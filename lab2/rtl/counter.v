==> flow/design.v <==
`timescale 1ns / 1ps
module counter(
    input         clk_i,
    input  [9:0]   sw_i,
    input  [1:0]  key_i,
    output [9:0] ledr_o,
    output [6:0] hex1_o,
    output [6:0] hex0_o);
reg [9:0] register;
reg [7:0] counter;
wire bt_down;
pinched btdown(
  .bt_i  ( !key_i[0] ),
  .rst_i  ( key_i[1] ),
  .clk_i     ( clk_i ),
  .btnd_o  ( bt_down )
);
always @ ( posedge clk_i or negedge key_i[1]) begin
  if ( !key_i[1] ) begin
   register <= 10'b0;
   counter  <=  8'd0;
  end
  else
    if ( bt_down ) begin
      register <=        sw_i;
      counter  <= counter + 1;
    end
end 
assign ledr_o = register;
dectohex dec0
( .in ( counter[7:4] ),
  .out( hex0_o       )
);
dectohex dec1
( .in ( counter[3:0] ),
  .out( hex1_o       )
);
endmodule
module dectohex(
  input      [3:0] in,
  output reg [6:0] out);
always @ ( * ) begin
  case( in )
    4'h0 : out = 7'b1000000;
		4'h1 : out = 7'b1111001;
		4'h2 : out = 7'b0100100;
		4'h3 : out = 7'b0110000;
		4'h4 : out = 7'b0011001;
		4'h5 : out = 7'b0010010;
		4'h6 : out = 7'b0000010;
		4'h7 : out = 7'b1111000;
		4'h8 : out = 7'b0000000;
		4'h9 : out = 7'b0010000;
		4'ha : out = 7'b0001000;
		4'hb : out = 7'b0000011;
		4'hc : out = 7'b1000110;
		4'hd : out = 7'b0100001;
		4'he : out = 7'b0000110;
		4'hf : out = 7'b0001110; 
    default: out = 7'b1111111;
  endcase
end     
endmodule
`timescale 1ns / 1ps
module pinched(
  input  clk_i,
  input  rst_i,
  input   bt_i,
  output btnd_o);
reg [1:0] synch;
always @ ( posedge clk_i or negedge rst_i ) begin
  if ( !rst_i )
    synch <= 2'b0;
  else
    begin
      synch[0] <=     bt_i;
      synch[1] <= synch[0];
    end
end
assign btnd_o = synch[0] & ~synch[1];
endmodule
# ---- Step by step through the tools: counter
# What the tools print for counter, step after step.
# Lines are those of the file above, counted from 1.
# Cell names lack the library's common part.
# The mark - stands for no value.
dict set report setup {
  top_module {counter}
  clock {clk_i}
  cell_library {sky130hd}
  lib_corner {tt_025C_1v80}
}

# ---- Word-level counts
# Counts by Yosys on the flattened word-level netlist (proc, flatten, opt, wreduce; memories kept). Register bits leave out memories and registers merged into their read ports (data or address); mux counts leave out enables and synchronous resets folded into registers. Print and check cells are left out. Cells with the same type and inputs are merged into one.
# Yosys's memory passes give these memory sizes; they may raise the number of words (mostly to a power of two), join words into wider ones and drop unused or constant bits.
dict set report bits {
  memories 2
  register_bits 20
  rom_bits 224
  input_bits 13
  output_inout_bits 24
}
dict set report classes {
  reduce_logical 1
  n_addsub 1
  n_logic 2
}
# memory words word_bits rd wr line
set memory_table {}
lappend memory_table {{(no name shown)} 16 7 1 0 43} ;# case( in )
lappend memory_table {{(no name shown)} 16 7 1 0 43}
# cell n
set ops {}
lappend ops {{8-bit by 1-bit adder with 8-bit output (second input constant)} 1}
lappend ops {{1-bit AND} 1}
lappend ops {{1-bit inverter} 1}
lappend ops {{1-bit zero test} 1}

# ---- Longest topological paths
# Yosys ltp: most cells in a row. Word level: on the elaborated netlist, between registers, memories and ports. Mapped: between sequential cells and ports; inverters and the memories' decode and read muxes count.
dict set report depth {
  word_depth 2
  ABC_AREA 0
  depth_mapped 5
  ltp_nobuf 5
}

# ---- Netlist
# The flow's flattened synthesis, as Yosys stat reports it; memories are mapped. The netlist is that of the ABC_AREA named above (0 if unset); the other value can give another one.
# cell_type n type_area_um2
set by_type {}
lappend by_type {dfrtp_1 20 500.48}
lappend by_type {ha_1 14 175.168}
lappend by_type {mux2_4 6 90.086}
lappend by_type {mux2_2 5 56.304}
lappend by_type {mux4_2 2 45.043}
lappend by_type {o21ai_0 9 45.043}
lappend by_type {xnor2_1 5 43.792}
lappend by_type {mux2i_1 4 40.038}
lappend by_type {inv_1 10 37.536}
lappend by_type {nand2_1 7 26.275}
lappend by_type {nor2_1 6 22.522}
lappend by_type {a32o_1 2 20.019}
lappend by_type {buf_2 4 20.019}
lappend by_type {nor2b_1 3 18.768}
lappend by_type {a22o_1 2 17.517}
lappend by_type {xor2_1 2 17.517}
lappend by_type {buf_4 2 15.014}
lappend by_type {nand4b_2 1 15.014}
# Other cell types: 15; their cells: 16.
dict set report mapped {
  mapped_cells 120
  mapped_area_mm2 0.0013263
  flip_flops 20
}
# By module: a second synthesis without flattening, with its own total; a netlist apart from the flattened one above.
dict set report unflattened {
  cells_unflattened 116
  area_unflattened_mm2 0.0013801
}
# Rows give one instance, submodules left out.
# module n_cells mod_area_mm2 n_inst seq_area_mm2
set by_module {}
lappend by_module {counter 49 0.0007657 1 0.0004504}
lappend by_module {dectohex 32 0.0002753 2 0}
lappend by_module {pinched 3 0.0000638 1 0.00005}

# ---- Timing after synthesis
# Path of least setup slack by OpenSTA after synthesis, without wires, with an ideal clock, recovery checks aside; 20% of the period is set as input and as output delay. Where synthesis merged equal registers, the netlist keeps one of their names.
dict set report synth_timing {
  kind {register to output}
  start {reg counter[0]}
  end {out hex1_o[3]}
  t_first_pin_ps 0
  driving_pins 5
  setup_slack_ps 98
  path_delay_ps 1398
  n_path_buf 0
  out_delay_ps 374
  arrival_time_ps 1398
  period_ps 1870
  synth_period_reached_ps 1772
}
# "path_delay_ps" = arrival - input delay + setup time.
# At an output port there is no setup time.
# "driving_pins" counts driving pins, that of a launching flip-flop among them; a cell with two outputs on the path counts twice.
# "synth_period_reached_ps" = period - worst setup slack (recovery checks aside). The figure is calculated, with input and output delays left at 20% of the set period.
# The rows between start and end are the longest chain of elaborated cells between them; the timing report does not say that the signal goes this way. Where chains are equally long, one stands for them.
# Each line given opens the expression or statement behind the cell; cells for indexed reads and writes are added by Yosys, which also makes memories of some case tables.
# A memory read counts as a cell of the chain, while the word-level depth stops at memories.
dict set report synth_between {
  cell_sequence {dfrtp_1 > inv_1 > ha_1 > inv_1 > mux4_2}
  elab_chain_len 1
}
# element line
set synth_rtl {}
lappend synth_rtl {{start, declared} 10} ;# reg [7:0] counter;
lappend synth_rtl {{start, assigned} 21} ;# counter  <=  8'd0;
lappend synth_rtl {{start, assigned} 26} ;# counter  <= counter + 1;
lappend synth_rtl {{memory read 16 x 7 bit} 43} ;# case( in )
lappend synth_rtl {{end, declared} 7} ;# output [6:0] hex1_o,

# ---- Worst path after layout
# Path of least setup slack in the final report of run 1 (OpenROAD, finished layout, wires in). Where an end is a register, its clock arrival counts in the times.
# The path's times are printed in steps of 10 ps; the period is the one set.
dict set report layout_timing {
  kind {register to output}
  start {reg counter[0]}
  end {out hex1_o[3]}
  setup_slack_ps 540
  n_path_buf 1
  out_delay_ps 610
  arrival_time_ps 1880
  period_ps 3030
  t_first_pin_ps 300
  driving_pins 6
}
# The rows between start and end are the longest chain of elaborated cells between them; the timing report does not say that the signal goes this way. Where chains are equally long, one stands for them.
# A memory read counts as a cell of the chain, while the word-level depth stops at memories.
dict set report layout_between {
  cell_sequence {dfrtp_2 > inv_4 > ha_1 > inv_1 > mux4_2 > clkdlybuf4s15_1}
  elab_chain_len 1
}
# element line
set layout_rtl {}
lappend layout_rtl {{start, declared} 10} ;# reg [7:0] counter;
lappend layout_rtl {{start, assigned} 21} ;# counter  <=  8'd0;
lappend layout_rtl {{start, assigned} 26} ;# counter  <= counter + 1;
lappend layout_rtl {{memory read 16 x 7 bit} 43} ;# case( in )
lappend layout_rtl {{end, declared} 7} ;# output [6:0] hex1_o,

; Module counter, platform sky130hd: 2 stored runs of the flow (Yosys, OpenROAD) with differing settings, in no particular order. Input and output delays are each 20% of the period that was set; the output load is 0.01 pF.
; "timing.achieved_period_ps": clock period set for the run, less the worst setup slack. It is reckoned from that one timing run; input and output delays stay at 20% of the period that was set.
; "worst_setup_path_time_ps" means the part of the period allowed to the worst setup path (the constraints hold back 20% at inputs and 20% at outputs) less its slack; where the path has registers, the arrival times of their clocks count too.
; "fin_power_uw" rests on the timing tool's default activity at the inputs, not on a simulated workload.
; "worst_setup_path_time_ps" is known to 10 ps.

[run 1: settings]
period_ns = 3.03
CORE_UTILIZATION = 52
SETUP_SLACK_MARGIN = 0.46
PLACE_DENSITY_LB_ADDON = 0.23
CTS_CLUSTER_SIZE = 83
CAP_MARGIN = 5
MAX_ROUTING_LAYER = met4
CORE_MARGIN = 2
SLEW_MARGIN = 20
[run 1: results]
yosys.chip_area_mm2 = 0.0013263
die_footprint_mm2 = 0.0029702
cell_area_final_mm2 = 0.0018055
finalUtil_pct = 73.5
worst_setup_slack_ps = 543
fin_tns_ps = 0
worst_hold_slack_ps = 477
fin_power_uw = 1322
timing.achieved_period_ps = 2487
worst_setup_path_time_ps = 1880
worst_setup_path_type = register to output

[run 2: settings]
period_ns = 1.43
CORE_UTILIZATION = 46
SETUP_SLACK_MARGIN = -0.02
PLACE_DENSITY_LB_ADDON = 0.02
CELL_PAD_IN_SITES_DETAIL_PLACEMENT = 1
GPL_ROUTABILITY_DRIVEN = 1
CTS_CLUSTER_SIZE = 61
SLEW_MARGIN = 35
MIN_ROUTING_LAYER = met1
MAX_ROUTING_LAYER = met4
CAP_MARGIN = 20
CORE_MARGIN = 2
[run 2: results]
outcome = stopped before the end: clock tree synthesis reported DPL-0033
